==> flow/design.v <==
module vga_sync(
    input wire clk,         
    input wire rst_n,       
    output reg [9:0] h_addr,  
    output reg [9:0] v_addr,  
    output reg hs,          
    output reg vs,          
    output reg valid        
);
    parameter H_SYNC = 96, H_BACK = 48, H_DISP = 640, H_FRONT = 16, H_TOTAL = 800;
    parameter V_SYNC = 2,  V_BACK = 33, V_DISP = 480, V_FRONT = 10, V_TOTAL = 525;
    reg [9:0] h_cnt, v_cnt;
    always @(posedge clk or negedge rst_n) begin
        if (!rst_n) begin
            h_cnt <= 0; v_cnt <= 0;
        end else if (h_cnt == H_TOTAL - 1) begin
            h_cnt <= 0;
            if (v_cnt == V_TOTAL - 1) v_cnt <= 0;
            else v_cnt <= v_cnt + 1;
        end else begin
            h_cnt <= h_cnt + 1;
        end
    end
    always @* begin
        hs = (h_cnt < H_SYNC) ? 0 : 1;
        vs = (v_cnt < V_SYNC) ? 0 : 1;
        h_addr = (h_cnt >= H_SYNC + H_BACK && h_cnt < H_SYNC + H_BACK + H_DISP) ? h_cnt - (H_SYNC + H_BACK) : 10'd0;
        v_addr = (v_cnt >= V_SYNC + V_BACK && v_cnt < V_SYNC + V_BACK + V_DISP) ? v_cnt - (V_SYNC + V_BACK) : 10'd0;
        valid = (h_cnt >= H_SYNC + H_BACK && h_cnt < H_SYNC + H_BACK + H_DISP &&
                 v_cnt >= V_SYNC + V_BACK && v_cnt < V_SYNC + V_BACK + V_DISP);
    end
endmodule
# [From RTL to reports: vga_sync]
# What the tools print for vga_sync, step after step.
# Line numbers count from 1 in the design file above.
# Operators carry their Yosys type and port widths (W data, S select, Z words).
# Not given: -
[inputs] top="vga_sync" clock="clk" library="sky130hd" corner="tt_025C_1v80"

# [Word-level counts]
# Yosys after proc, flatten, opt, wreduce and memory -nomap, before mapping. Enables and synchronous resets that opt folds into registers are not counted as muxes. Memory bits, and registers merged into a memory's read port (data or address), are not among the register bits. Print and check cells are not counted. Equal cells are merged and count once.
[classes] add_sub_neg=4 cmp=6 n_eq=2 n_mux=6 reduce_and_logical=4
[op_table] cell="$mux W10" n=4
[op_table] cell="$add A10 B1 Y10 const B" n=2
[op_table] cell="$lt A10 B10 Y1 const B" n=2
[op_table] cell="$eq A10 B10 Y1 const B" n=2
[op_table] cell="$lt A10 B2 Y1 const B" n=1
[op_table] cell="$sub A10 B6 Y10 const B" n=1
[op_table] cell="$ge A10 B6 Y1 const B" n=1
[op_table] cell="$lt A10 B7 Y1 const B" n=1
[op_table] cell="$sub A10 B8 Y10 const B" n=1
[op_table] cell="$ge A10 B8 Y1 const B" n=1
[op_table] cell="$logic_and A1 B1 Y1" n=4
[op_table] cell="$mux W1" n=2
[word_totals] wordCells=24 in_bits=2 register_bits=20 output_inout_bits=23

# [Logic depth]
# Depth = most cells in a row (Yosys ltp): at word level without a register or memory, in the mapped netlist without a sequential cell, where the memories' decode and read muxes count.
[depth] ltp_word=4 ABC_AREA=0 depth_mapped=8 mapped_depth_nobuf=6

# [Mapped cells and area]
# Source: synth_stat.txt of the flow (Yosys; design flattened, memories mapped). It holds for the ABC_AREA given above (unset counts as 0); a run with the other value may have another netlist.
[mapped] mapped_cells=175 n_buf=17 mapped_area_um2=1440.1 sequential_area_um2=500.5 ff_cells=20
[types] cell_type="sky130_fd_sc_hd__dfrtp_1" n=20 type_area_um2=500.48
[types] cell_type="sky130_fd_sc_hd__xnor2_1" n=12 type_area_um2=105.101
[types] cell_type="sky130_fd_sc_hd__nor2_1" n=27 type_area_um2=101.347
[types] cell_type="sky130_fd_sc_hd__ha_1" n=7 type_area_um2=87.584
[types] cell_type="sky130_fd_sc_hd__nand3_1" n=12 type_area_um2=60.058
[types] cell_type="sky130_fd_sc_hd__clkbuf_1" n=12 type_area_um2=45.043
[types] cell_type="sky130_fd_sc_hd__nor3_1" n=8 type_area_um2=40.038
[types] cell_type="sky130_fd_sc_hd__inv_1" n=10 type_area_um2=37.536
[types] cell_type="sky130_fd_sc_hd__xor2_1" n=4 type_area_um2=35.034
[types] cell_type="sky130_fd_sc_hd__nand2_1" n=9 type_area_um2=33.782
[types] cell_type="sky130_fd_sc_hd__a21oi_1" n=6 type_area_um2=30.029
[types] cell_type="sky130_fd_sc_hd__nand4_1" n=4 type_area_um2=25.024
[types] cell_type="sky130_fd_sc_hd__mux2i_1" n=2 type_area_um2=20.019
[types] cell_type="sky130_fd_sc_hd__o21ai_0" n=4 type_area_um2=20.019
[types] cell_type="sky130_fd_sc_hd__nor4_1" n=3 type_area_um2=18.768
[types] cell_type="sky130_fd_sc_hd__a31o_2" n=2 type_area_um2=17.517
[types] cell_type="sky130_fd_sc_hd__a2111oi_2" n=1 type_area_um2=15.014
[types] cell_type="sky130_fd_sc_hd__a21o_1" n=2 type_area_um2=15.014
# Other cell types: 27; their cells: 30.

# [Path before layout]
# Source: OpenSTA report_checks on the synthesized netlist (no wires, ideal clock, input and output delay 20% of the period each), path of least setup slack; recovery checks are left aside. Register names are those of the netlist, which keeps one name where synthesis merged equal registers.
[synth_path] path_type="reg-to-output" startpoint="register v_cnt[1]" endpoint="output v_addr[2]" stages=8 slack_ns=0.455 period_ns=3.03 n_path_buf=2 launch_ns=0.000 output_delay_ns=0.606 t_required_ns=2.424 path_delay_ns=1.969 arrival_time_ns=1.969 synth_period_reached_ns=2.575
# "path_delay_ns" is the arrival time less input delay plus setup time.
# A path that ends at an output port has no setup time.
# "stages" counts driving pins, that of a launching flip-flop among them; a cell with two outputs on the path counts twice.
# "synth_period_reached_ns" is the clock period less the worst setup slack; recovery checks do not enter. This is arithmetic on one report: input and output delays are still those of the set period (20% each).
# The rows between start and end are the longest chain of elaborated cells between them; the timing report does not say that the signal goes this way. Where chains are equally long, one stands for them.
# Each line given opens the expression or statement behind the cell; cells for indexed reads and writes are added by Yosys, which also makes memories of some case tables.
# A register here has more assigning lines than the two given.
[synth_via] path_cell_list="sky130_fd_sc_hd__dfrtp_1 -> sky130_fd_sc_hd__ha_1 -> sky130_fd_sc_hd__clkbuf_1 -> sky130_fd_sc_hd__or4_4 -> sky130_fd_sc_hd__a2111oi_2 -> sky130_fd_sc_hd__o22a_1 -> sky130_fd_sc_hd__buf_6 -> sky130_fd_sc_hd__nor2_1" elab_chain_len=3 cells_between=5 cone_classes="add/sub: 1; compare: 2; mux: 1; reduce/logical: 1"
[synth_lines] item="start, declared" line_no=12 rtl="reg [9:0] h_cnt, v_cnt;"
[synth_lines] item="start, assigned" line_no=15 rtl="h_cnt <= 0; v_cnt <= 0;"
[synth_lines] item="start, assigned" line_no=19 rtl="else v_cnt <= v_cnt + 1;"
[synth_lines] item="$ge A10 B6 Y1" line_no=28 rtl="v_addr = (v_cnt >= V_SYNC + V_BACK && v_cnt < V_SYNC + V_BACK + V_DISP) ? v_cnt - (V_SYNC + V_BACK) : 10'd0;"
[synth_lines] item="$logic_and A1 B1 Y1" line_no=28
[synth_lines] item="$mux W10" line_no=28
[synth_lines] item="end, declared" line_no=5 rtl="output reg [9:0] v_addr,"

# [Path in the finished layout]
# Path of least setup slack in the final report of record 1 (OpenROAD, finished layout, wires in). Where an end is a register, its clock arrival counts in the times.
[layout_path] path_type="reg-to-output" startpoint="register v_cnt[3]" endpoint="output v_addr[4]" slack_ns=-0.87 n_path_buf=3 arrival_time_ns=2.14 period_ns=1.58 t_required_ns=1.26 launch_ns=0.25 output_delay_ns=0.32 stages=8
# The rows between start and end are the longest chain of elaborated cells between them; the timing report does not say that the signal goes this way. Where chains are equally long, one stands for them.
# A register here has more assigning lines than the two given.
[layout_via] path_cell_list="sky130_fd_sc_hd__dfrtp_1 -> sky130_fd_sc_hd__buf_6 -> sky130_fd_sc_hd__or4_4 -> sky130_fd_sc_hd__a2111oi_4 -> sky130_fd_sc_hd__o22a_1 -> sky130_fd_sc_hd__buf_6 -> sky130_fd_sc_hd__a21oi_2 -> sky130_fd_sc_hd__buf_2" elab_chain_len=3 cells_between=5 cone_classes="add/sub: 1; compare: 2; mux: 1; reduce/logical: 1"
[layout_lines] item="start, declared" line_no=12 rtl="reg [9:0] h_cnt, v_cnt;"
[layout_lines] item="start, assigned" line_no=15 rtl="h_cnt <= 0; v_cnt <= 0;"
[layout_lines] item="start, assigned" line_no=19 rtl="else v_cnt <= v_cnt + 1;"
[layout_lines] item="$ge A10 B6 Y1" line_no=28 rtl="v_addr = (v_cnt >= V_SYNC + V_BACK && v_cnt < V_SYNC + V_BACK + V_DISP) ? v_cnt - (V_SYNC + V_BACK) : 10'd0;"
[layout_lines] item="$logic_and A1 B1 Y1" line_no=28
[layout_lines] item="$mux W10" line_no=28
[layout_lines] item="end, declared" line_no=5 rtl="output reg [9:0] v_addr,"

Settings and measured results of 2 stored flow runs for module vga_sync (sky130hd), not sorted in any way. The constraints put input and output delay at 20% of the set period each and load the outputs with 0.01 pF.
"achieved clock period": clock period set for the run, less the worst setup slack. It is reckoned from that one timing run; input and output delays stay at 20% of the period that was set.
"worst setup path time": the worst setup path's part of the clock period (all of it between registers, 20% less for each end at a port) less its slack. A launch clock that arrives late makes it longer, a capture clock that arrives late makes it shorter.
"power" is the tool's figure for a default switching activity; nothing was simulated.
[record 1] settings: period_ns=1.58, CORE_UTILIZATION=33, PLACE_DENSITY_LB_ADDON=0.28, CORE_ASPECT_RATIO=0.9, TNS_END_PERCENT=30, GPL_TIMING_DRIVEN=0, CTS_CLUSTER_DIAMETER=259, CAP_MARGIN=20, SLEW_MARGIN=5, MAX_ROUTING_LAYER=met5, CORE_MARGIN=2
[record 1] result: chip area after synthesis (Yosys) 1440.1 um2, die area 4909.2 um2, standard-cell area of the final layout 1965.6 um2, utilization 0.476, worst setup slack after layout -0.871 ns, total negative slack -16.398 ns, worst hold slack 0.509 ns, power 0.9100 mW, achieved clock period 2.451 ns, worst setup path time 2.14 ns, worst setup path kind reg-to-output
[record 2] settings: period_ns=2.47, CORE_UTILIZATION=35, SETUP_SLACK_MARGIN=0.48, HOLD_SLACK_MARGIN=0.07, CORE_MARGIN=9, GPL_ROUTABILITY_DRIVEN=1, CTS_CLUSTER_SIZE=60, MIN_ROUTING_LAYER=met2, MAX_ROUTING_LAYER=met5, CAP_MARGIN=20, SLEW_MARGIN=20
[record 2] result: chip area after synthesis (Yosys) 1440.1 um2, die area 6747.8 um2, standard-cell area of the final layout 2248.4 um2, utilization 0.588, worst setup slack after layout -0.253 ns, total negative slack -2.337 ns, worst hold slack 0.544 ns, power 0.5567 mW, achieved clock period 2.723 ns, worst setup path time 2.23 ns, worst setup path kind reg-to-output
